==> flow/design.v <==
module UART_Receiver (
    input wire clk,                
    input wire rst,                
    input wire rx,                 
    output reg [7:0] data_out = 8'b0,     
    output reg crc_error           
);
    localparam clks_per_bit = 1042;  
    localparam RX_IDLE       = 3'b000,  
               RX_START      = 3'b001,  
               RX_DATA_TX    = 3'b010,   
               RX_CRC        = 3'b011,    
               RX_STOP       = 3'b100;    
    reg [2:0] rx_state = RX_IDLE;     
    reg [2:0] bit_index;            
    reg [12:0]clk_count;            
    reg [7:0] data_reg;             
    reg r_Rx_Data_R = 1'b1;    
    reg r_data = 1'b1;         
    reg [3:0] crc_reg;              
    reg [3:0] computed_crc;         
    always @(posedge clk) begin
        if (rx_state == RX_STOP) begin
           computed_crc <= check_crc({data_reg,crc_reg});
        end
    end
    function [3:0] check_crc;
        input [11:0] data_crc;   
        reg [11:0] remainder;    
        integer i;
        begin
            remainder = data_crc;
            for (i = 11; i >= 4; i = i - 1) begin
                if (remainder[i] == 1) begin
                    remainder[i -: 5] = remainder[i -: 5] ^ 5'b10011;
                end
            end
            check_crc = remainder[3:0];
        end
    endfunction
    always @(posedge clk) begin
        r_Rx_Data_R <= rx;
        r_data <= r_Rx_Data_R;
		  end
    always @(posedge clk) begin
        if (rst) begin     
            rx_state <= RX_IDLE;
            clk_count <= 0;
            bit_index <= 0;
            crc_error <= 0;
	        data_out <= 8'b0;
        end 
		  else begin  
				case (rx_state)
                RX_IDLE: begin
                    crc_error <= 0;  
                    clk_count <= 0;
                    bit_index <= 0;
                    if (r_data == 1'b0) begin  
                        rx_state <= RX_START;
						  end
						  end  
					 RX_START : begin
							if(clk_count < (clks_per_bit)/2) begin   
							   clk_count <= clk_count + 1;
								end
								else begin
								if (r_data == 1'b0)begin
									bit_index <= 0;   
									clk_count <= 0;   
									rx_state <= RX_DATA_TX;
									end
									end
									end  
					 RX_DATA_TX : begin
						if (clk_count < clks_per_bit) begin  
							 clk_count<= clk_count + 1;   
							end
						else begin
										data_reg[bit_index] <= r_data;     
										if (bit_index < 7)
										begin
										  clk_count <= 0;
										  bit_index <= bit_index + 1;
										 rx_state   <=  RX_DATA_TX;
										end
									 else
										begin
										  clk_count <=0;  
										  bit_index <= 0;  
										  rx_state   <= RX_CRC;
										end
								  end
							 end  
			       RX_CRC : begin
					 if (clk_count < clks_per_bit) begin
							 clk_count <= clk_count + 1;
							end
							else begin 
								 crc_reg[bit_index] <= r_data;
								if (bit_index < 3)
								begin
								  clk_count <= 0;
								  bit_index <= bit_index + 1;
								  rx_state   <=  RX_CRC;
								end
							 else
								begin
								  bit_index <= 0;  
								  clk_count <= 0; 
								  rx_state   <= RX_STOP;
								end
						  end
					 end  
				RX_STOP : begin
						if (clk_count < clks_per_bit)
							begin
								clk_count <= clk_count + 1;
								rx_state <= RX_STOP;
							end
					  	 else
							begin
								if(r_data == 1'b1) begin   
									if(computed_crc == 4'b0000) begin
										crc_error <= 1'b0;   
										data_out <= data_reg;
										rx_state <= RX_IDLE;
										end
									else begin
										crc_error <= 1'b1;  
										data_out <= 8'b00000000;
										rx_state <= RX_IDLE;
										end
										end
			          	 end 
			             end  
							default: 
								rx_state <= RX_IDLE;
						   endcase
					end  
				end  
endmodule 
module uart_top(
	input wire clk,               
	input wire rst,               
	input wire [7:0] data_in,     
	input wire tx_start,          
	input wire rx,                
	output wire tx,               
	output wire tx_done,          
	output wire [7:0] data_out,   
	output wire crc_error       
);
UART_Transmitter UUT(
	.clk(clk),                
	.rst(rst),                
	.data_in(data_in),        
	.tx_start(tx_start),      
	.tx(tx),                  
	.tx_done(tx_done)         
);
UART_Receiver UUR(
	.clk(clk),                
	.rst(rst),                
	.rx(rx),                  
	.data_out(data_out),      
	.crc_error(crc_error)     
);
endmodule
module UART_Transmitter (
    input wire clk,               
    input wire rst,               
    input wire [7:0] data_in,     
    input wire tx_start,          
    output reg tx,                
    output wire tx_done           
);
    localparam clks_per_bit = 1042;   
    localparam TX_IDLE = 3'b000,         
               START_SIGNAL = 3'b001,    
               TX_DATA = 3'b010,        
               TX_CRC = 3'b011,           
               TX_STOP = 3'b100;          
    reg [2:0] tx_state = TX_IDLE;               
    reg [2:0] bit_index;                        
    reg [12:0] clk_count;                        
    reg tx_done_reg = 0;                        
    reg [3:0] crc_out;                          
    always @(posedge clk) begin
        if (tx_start) begin
            crc_out <= compute_crc({data_in, 4'b0000});  
        end
    end
    function [3:0] compute_crc;
        input [11:0] data_crc;  
        reg [11:0] remainder;  
        integer i;
        begin
            remainder = data_crc;
            for (i = 11; i >= 4; i = i - 1) begin
                if (remainder[i] == 1) begin
                    remainder[i -: 5] = remainder[i -: 5] ^ 5'b10011;
                end
            end
            compute_crc = remainder[3:0];
        end
    endfunction
    always @(posedge clk) begin
        if (rst) begin
            tx <= 1'b1;                   
            bit_index <= 3'b000;          
            clk_count <= 0;               
            tx_done_reg <= 0;             
            tx_state <= TX_IDLE;          
        end 
		  else begin
            case (tx_state)
                TX_IDLE: begin
                    tx <= 1'b1;               
                    tx_done_reg <= 0;        
                    if (tx_start) begin
			               clk_count <= 0;
                        tx_state <= START_SIGNAL;  
                    end
                end  
                START_SIGNAL: begin
                    tx <= 1'b0;                   
                    if (clk_count < clks_per_bit) begin
                        clk_count <= clk_count + 1;
                    end else begin
                        clk_count <= 0;               
                        bit_index <= 0;               
                        tx_state <= TX_DATA;    
                    end
                end  
                TX_DATA: begin
                    tx <= data_in[bit_index];
                    if (clk_count < clks_per_bit) begin
                        clk_count <= clk_count + 1;
								 tx_state <= TX_DATA;
                    end else begin
                        if (bit_index < 7) begin
                            bit_index <= bit_index + 1;
									 clk_count<= 0;
									 tx_state <= TX_DATA;
                        end else begin
									 clk_count <= 0;
                            bit_index <= 0;
                            tx_state <= TX_CRC;  
                        end
                    end
                end  
                TX_CRC: begin
                    tx <=  crc_out[bit_index];
                    if (clk_count < clks_per_bit) begin
                        clk_count <= clk_count + 1;
			               tx_state <= TX_CRC;
                    end else begin
                        if (bit_index < 3) begin
                            bit_index <= bit_index + 1;
                            clk_count <= 0;  
                             tx_state <= TX_CRC;
                        end else begin
                            clk_count <= 0;  
                            bit_index <= 0;  
                            tx_state <= TX_STOP;  
                        end
                    end
                end  
                TX_STOP: begin
                    tx <= 1'b1;  
                    if (clk_count < clks_per_bit) begin
                        clk_count <= clk_count + 1;
								tx_state <= TX_STOP;
                    end else begin
                        tx_done_reg <= 1'b1;  
                        clk_count <= 0;
								bit_index <= 0;
                        tx_state <= TX_IDLE;  
                    end
                end  
                default: 
                    tx_state <= TX_IDLE;  
            endcase
        end
    end  
    assign tx_done = tx_done_reg;  
endmodule
==> Tool chain data of uart_top <==
Tool output for the design above, in the order of the flow.
Lines are those of the file above, counted from 1.
Cell names lack the library's common part.
{ "inputs": {"top_module": "uart_top", "clk_port": "clk", "cell_library": "sky130hd", "lib_corner": "tt_025C_1v80"} }

==> Elaborated design <==
Yosys after proc, flatten, opt, wreduce and memory -nomap, before mapping. Memory bits, and registers merged into a memory's read port (data or address), are not among the register bits. Print and check cells are not counted.
{ "bits": {"wordCells": 185, "regBits": 71} }
{ "classes": {"shift": 6, "reduce_logical": 25, "addsub": 5, "n_eq": 24, "logic": 24, "muxes": 77, "cmp": 7} }
{ "ops": {"columns": ["cell", "count"], "rows": [
  ["2-to-1 mux 13 bit", 6],
  ["2-to-1 mux 3 bit", 25],
  ["2-to-1 mux 4 bit", 14],
  ["case mux 13 bit (select 4 bit)", 1],
  ["inverter 2 bit", 16],
  ["2-to-1 mux 2 bit", 16],
  ["case mux 3 bit (select 5 bit)", 2],
  ["adder 13 x 1 -> 13 bit (second input constant)", 2],
  ["less-than comparator 13 x 11 -> 1 bit (second input constant)", 2],
  ["case mux 13 bit (select 2 bit)", 1],
  ["!= test 2 bit (second input constant)", 12],
  ["AND reduction 3 bit", 5],
  ["less-than comparator 13 x 10 -> 1 bit (second input constant)", 1],
  ["equality test 3 x 2 -> 1 bit (second input constant)", 4],
  ["nonzero test 4 bit", 3],
  ["case mux 3 bit (select 4 bit)", 1],
  ["nonzero test 5 bit", 2],
  ["case mux 3 bit (select 3 bit)", 1],
  ["variable shift 1 x 4 -> 8 bit", 1],
  ["variable shift 1 x 4 -> 8 bit (first input constant)", 1],
  ["indexed select 8 x 3 -> 1 bit", 1],
  ["bitwise AND 8 bit", 1],
  ["OR 8 bit", 1],
  ["inverter 8 bit", 1],
  ["2-to-1 mux 8 bit", 1],
  ["AND reduction 2 bit", 3],
  ["OR reduction 2 bit", 3],
  ["adder 3 x 1 -> 3 bit (second input constant)", 2]
]} }
Other operator kinds: 25; their cells: 39.

==> Logic depth <==
Yosys ltp: most cells in a row. Word level: on the elaborated netlist, between registers, memories and ports. Mapped: between sequential cells and ports; inverters and the memories' decode and read muxes count.
{ "logic_depth": {"depth_word": 23, "abc_area": 0, "ltp_mapped": 8, "ltp_nobuf": 6} }

==> Mapped cells and area <==
Source: synth_stat.txt of the flow (Yosys; design flattened, memories mapped). It holds for the ABC_AREA given above (unset counts as 0); a run with the other value may have another netlist.
{ "by_type": {"columns": ["cell_type", "count"], "rows": [
  ["dfxtp_1", 51],
  ["edfxtp_1", 20],
  ["xnor2_1", 29],
  ["a21oi_1", 34],
  ["nor2_1", 30],
  ["nand2_1", 28],
  ["nand3_1", 18],
  ["xor2_1", 10],
  ["nand2b_1", 13],
  ["o21ai_0", 16],
  ["ha_1", 6],
  ["mux4_2", 3],
  ["nand4_1", 10],
  ["or3_1", 10],
  ["clkbuf_1", 16],
  ["o31ai_1", 8],
  ["mux2_2", 5],
  ["nor3_1", 11]
]} }
Not listed: further types 44, cells in them 93.
{ "synth_totals": {"cells": 411, "area_um2": 3821.2, "flip_flops": 71, "seq_area_um2": 1621.6} }
By module: a second synthesis without flattening, with its own total; a netlist apart from the flattened one above.
{ "hier_totals": {"hier_cells": 423, "area_unflattened_um2": 3829.9} }
Rows give one instance, submodules left out.
{ "modules": {"columns": ["mod", "mod_seq_area_um2", "mod_area_um2", "cells", "n_inst"], "rows": [
  ["UART_Receiver", 1081.0, 2439.8, 274, 1],
  ["UART_Transmitter", 540.5, 1390.1, 149, 1],
  ["uart_top", 0.0, 0.0, 0, 1]
]} }

==> Timing after synthesis <==
OpenSTA on the mapped netlist: ideal clock, no wires. The path of least setup slack (recovery checks aside). Input and output delay are each 20% of the period. Register names are those of the netlist, which keeps one name where synthesis merged equal registers.
{ "synth_timing": {"path_type": "flip-flop to flip-flop", "startpoint": "register UUR.bit_index[0]", "endpoint": "register UUR.crc_reg[2]", "arrival_ps": 1725, "tclk_ps": 2060, "required_ps": 1800, "n_path_buf": 1, "setup_time_ps": 260, "path_slack_ps": 75, "path_delay_ps": 1985, "driving_pins": 8, "synth_period_reached_ps": 1985} }
"path_delay_ps" is the arrival time less input delay plus setup time.
"driving_pins": output pins that drive a net of the path, with the launching flip-flop's if there is one; two outputs of one cell count as two.
"synth_period_reached_ps" is the clock period less the worst setup slack; recovery checks do not enter. This is arithmetic on one report: input and output delays are still those of the set period (20% each).
The rows between start and end are the longest chain of elaborated cells between them; the timing report does not say that the signal goes this way. Where chains are equally long, one stands for them.
Each line given opens the expression or statement behind the cell; cells for indexed reads and writes are added by Yosys, which also makes memories of some case tables.
A register here has more assigning lines than the two given.
{ "synth_between": {"cell_sequence": "dfxtp_1 -> inv_1 -> ha_1 -> clkbuf_1 -> nor3_1 -> a21oi_1 -> nor3b_1 -> mux2_2", "elab_chain_cells": 5, "cells_between": 6, "cone_classes": "add/sub (1); shift (2); logic (3)"} }
{ "synth_lines": {"columns": ["element", "line", "rtl"], "rows": [
  ["start, declared", 15, "reg [2:0] bit_index;"],
  ["start, assigned", 84, "bit_index <= bit_index + 1;"],
  ["start, assigned", 104, "bit_index <= bit_index + 1;"],
  ["negation 3 -> 4 bit", 100, "crc_reg[bit_index] <= r_data;"],
  ["variable shift 1 x 4 -> 4 bit", 100, null],
  ["inverter 4 bit", 100, null],
  ["bitwise AND 4 bit", 100, null],
  ["OR 4 bit", 100, null],
  ["end, assigned", 100, null],
  ["end, declared", 20, "reg [3:0] crc_reg;"]
]} }

==> Worst path after layout <==
Path of least setup slack in the final report of run 1 (OpenROAD, finished layout, wires in). Where an end is a register, its clock arrival counts in the times.
The report prints the path's times to 10 ps; the period is as set.
{ "layout_timing": {"path_type": "flip-flop to flip-flop", "startpoint": "register UUR.bit_index[0]", "endpoint": "register UUR.data_reg[2]", "setup_time_ps": 250, "path_slack_ps": 940, "driving_pins": 7, "n_path_buf": 0, "required_ps": 3370, "tclk_ps": 3280, "arrival_ps": 2430} }
The rows between start and end are the longest chain of elaborated cells between them; the timing report does not say that the signal goes this way. Where chains are equally long, one stands for them.
A register here has more assigning lines than the two given.
{ "layout_between": {"cell_sequence": "dfxtp_1 -> inv_1 -> ha_1 -> nor3_1 -> a21oi_1 -> nor3b_1 -> mux2_2", "elab_chain_cells": 5, "cells_between": 6, "cone_classes": "add/sub (1); shift (2); logic (3)"} }
{ "layout_lines": {"columns": ["element", "line", "rtl"], "rows": [
  ["start, declared", 15, "reg [2:0] bit_index;"],
  ["start, assigned", 84, "bit_index <= bit_index + 1;"],
  ["start, assigned", 104, "bit_index <= bit_index + 1;"],
  ["negation 3 -> 4 bit", 80, "data_reg[bit_index] <= r_data;"],
  ["variable shift 1 x 4 -> 8 bit", 80, null],
  ["inverter 8 bit", 80, null],
  ["bitwise AND 8 bit", 80, null],
  ["OR 8 bit", 80, null],
  ["end, assigned", 80, null],
  ["end, declared", 17, "reg [7:0] data_reg;"]
]} }

Wiki page: uart_top / flow data

Measured results for uart_top: 2 stored runs of the Yosys and OpenROAD flow on sky130hd. The settings differ; the order carries no meaning. The constraints put input and output delay at 20% of the set period each and load the outputs with 0.01 pF.
"period_less_ws_ps" = clock period - worst setup slack. The figure is calculated, with input and output delays left at 20% of the set period.
"worst_setup_path_time_ps" means the part of the period allowed to the worst setup path (the constraints hold back 20% at inputs and 20% at outputs) less its slack; where the path has registers, the arrival times of their clocks count too.
By "power_uw" is meant OpenSTA's value without simulated activity: inputs other than the clock are taken to toggle once in ten clock periods, and the tool carries that through the logic.
"worst_setup_path_time_ps" is given in steps of 10 ps.
[
  {
    "run": "run 1",
    "settings": { "period_ns": 3.28, "CORE_UTILIZATION": 29, "SETUP_SLACK_MARGIN": 0.04, "PLACE_DENSITY_LB_ADDON": 0.15, "HOLD_SLACK_MARGIN": -0.02, "CORE_MARGIN": 9, "CELL_PAD_IN_SITES_GLOBAL_PLACEMENT": 2, "CTS_CLUSTER_SIZE": 28, "CAP_MARGIN": 20, "SLEW_MARGIN": 20 },
    "results": { "finalCellArea_um2": 4465.5, "total_negative_slack_ps": 0, "power_uw": 1980, "post_route_util_frac": 0.35, "hold_worst_slack_ps": 330, "period_less_ws_ps": 2343, "worstSetupSlack_ps": 937, "worst_setup_path_time_ps": 2340, "path_kind": "flip-flop to flip-flop", "synthArea_um2": 3821.2, "final_die_area_um2": 17633.2 }
  },
  {
    "run": "run 2",
    "settings": { "period_ns": 2.12, "SETUP_SLACK_MARGIN": 0.29, "CAP_MARGIN": 20, "CORE_MARGIN": 2, "CORE_UTILIZATION": 40, "SLEW_MARGIN": 20 },
    "results": { "finalCellArea_um2": 4999.8, "total_negative_slack_ps": 0, "power_uw": 2819, "post_route_util_frac": 0.541, "hold_worst_slack_ps": 330, "period_less_ws_ps": 2013, "worstSetupSlack_ps": 107, "worst_setup_path_time_ps": 2010, "path_kind": "flip-flop to flip-flop", "synthArea_um2": 3821.2, "final_die_area_um2": 10351.0 }
  }
]
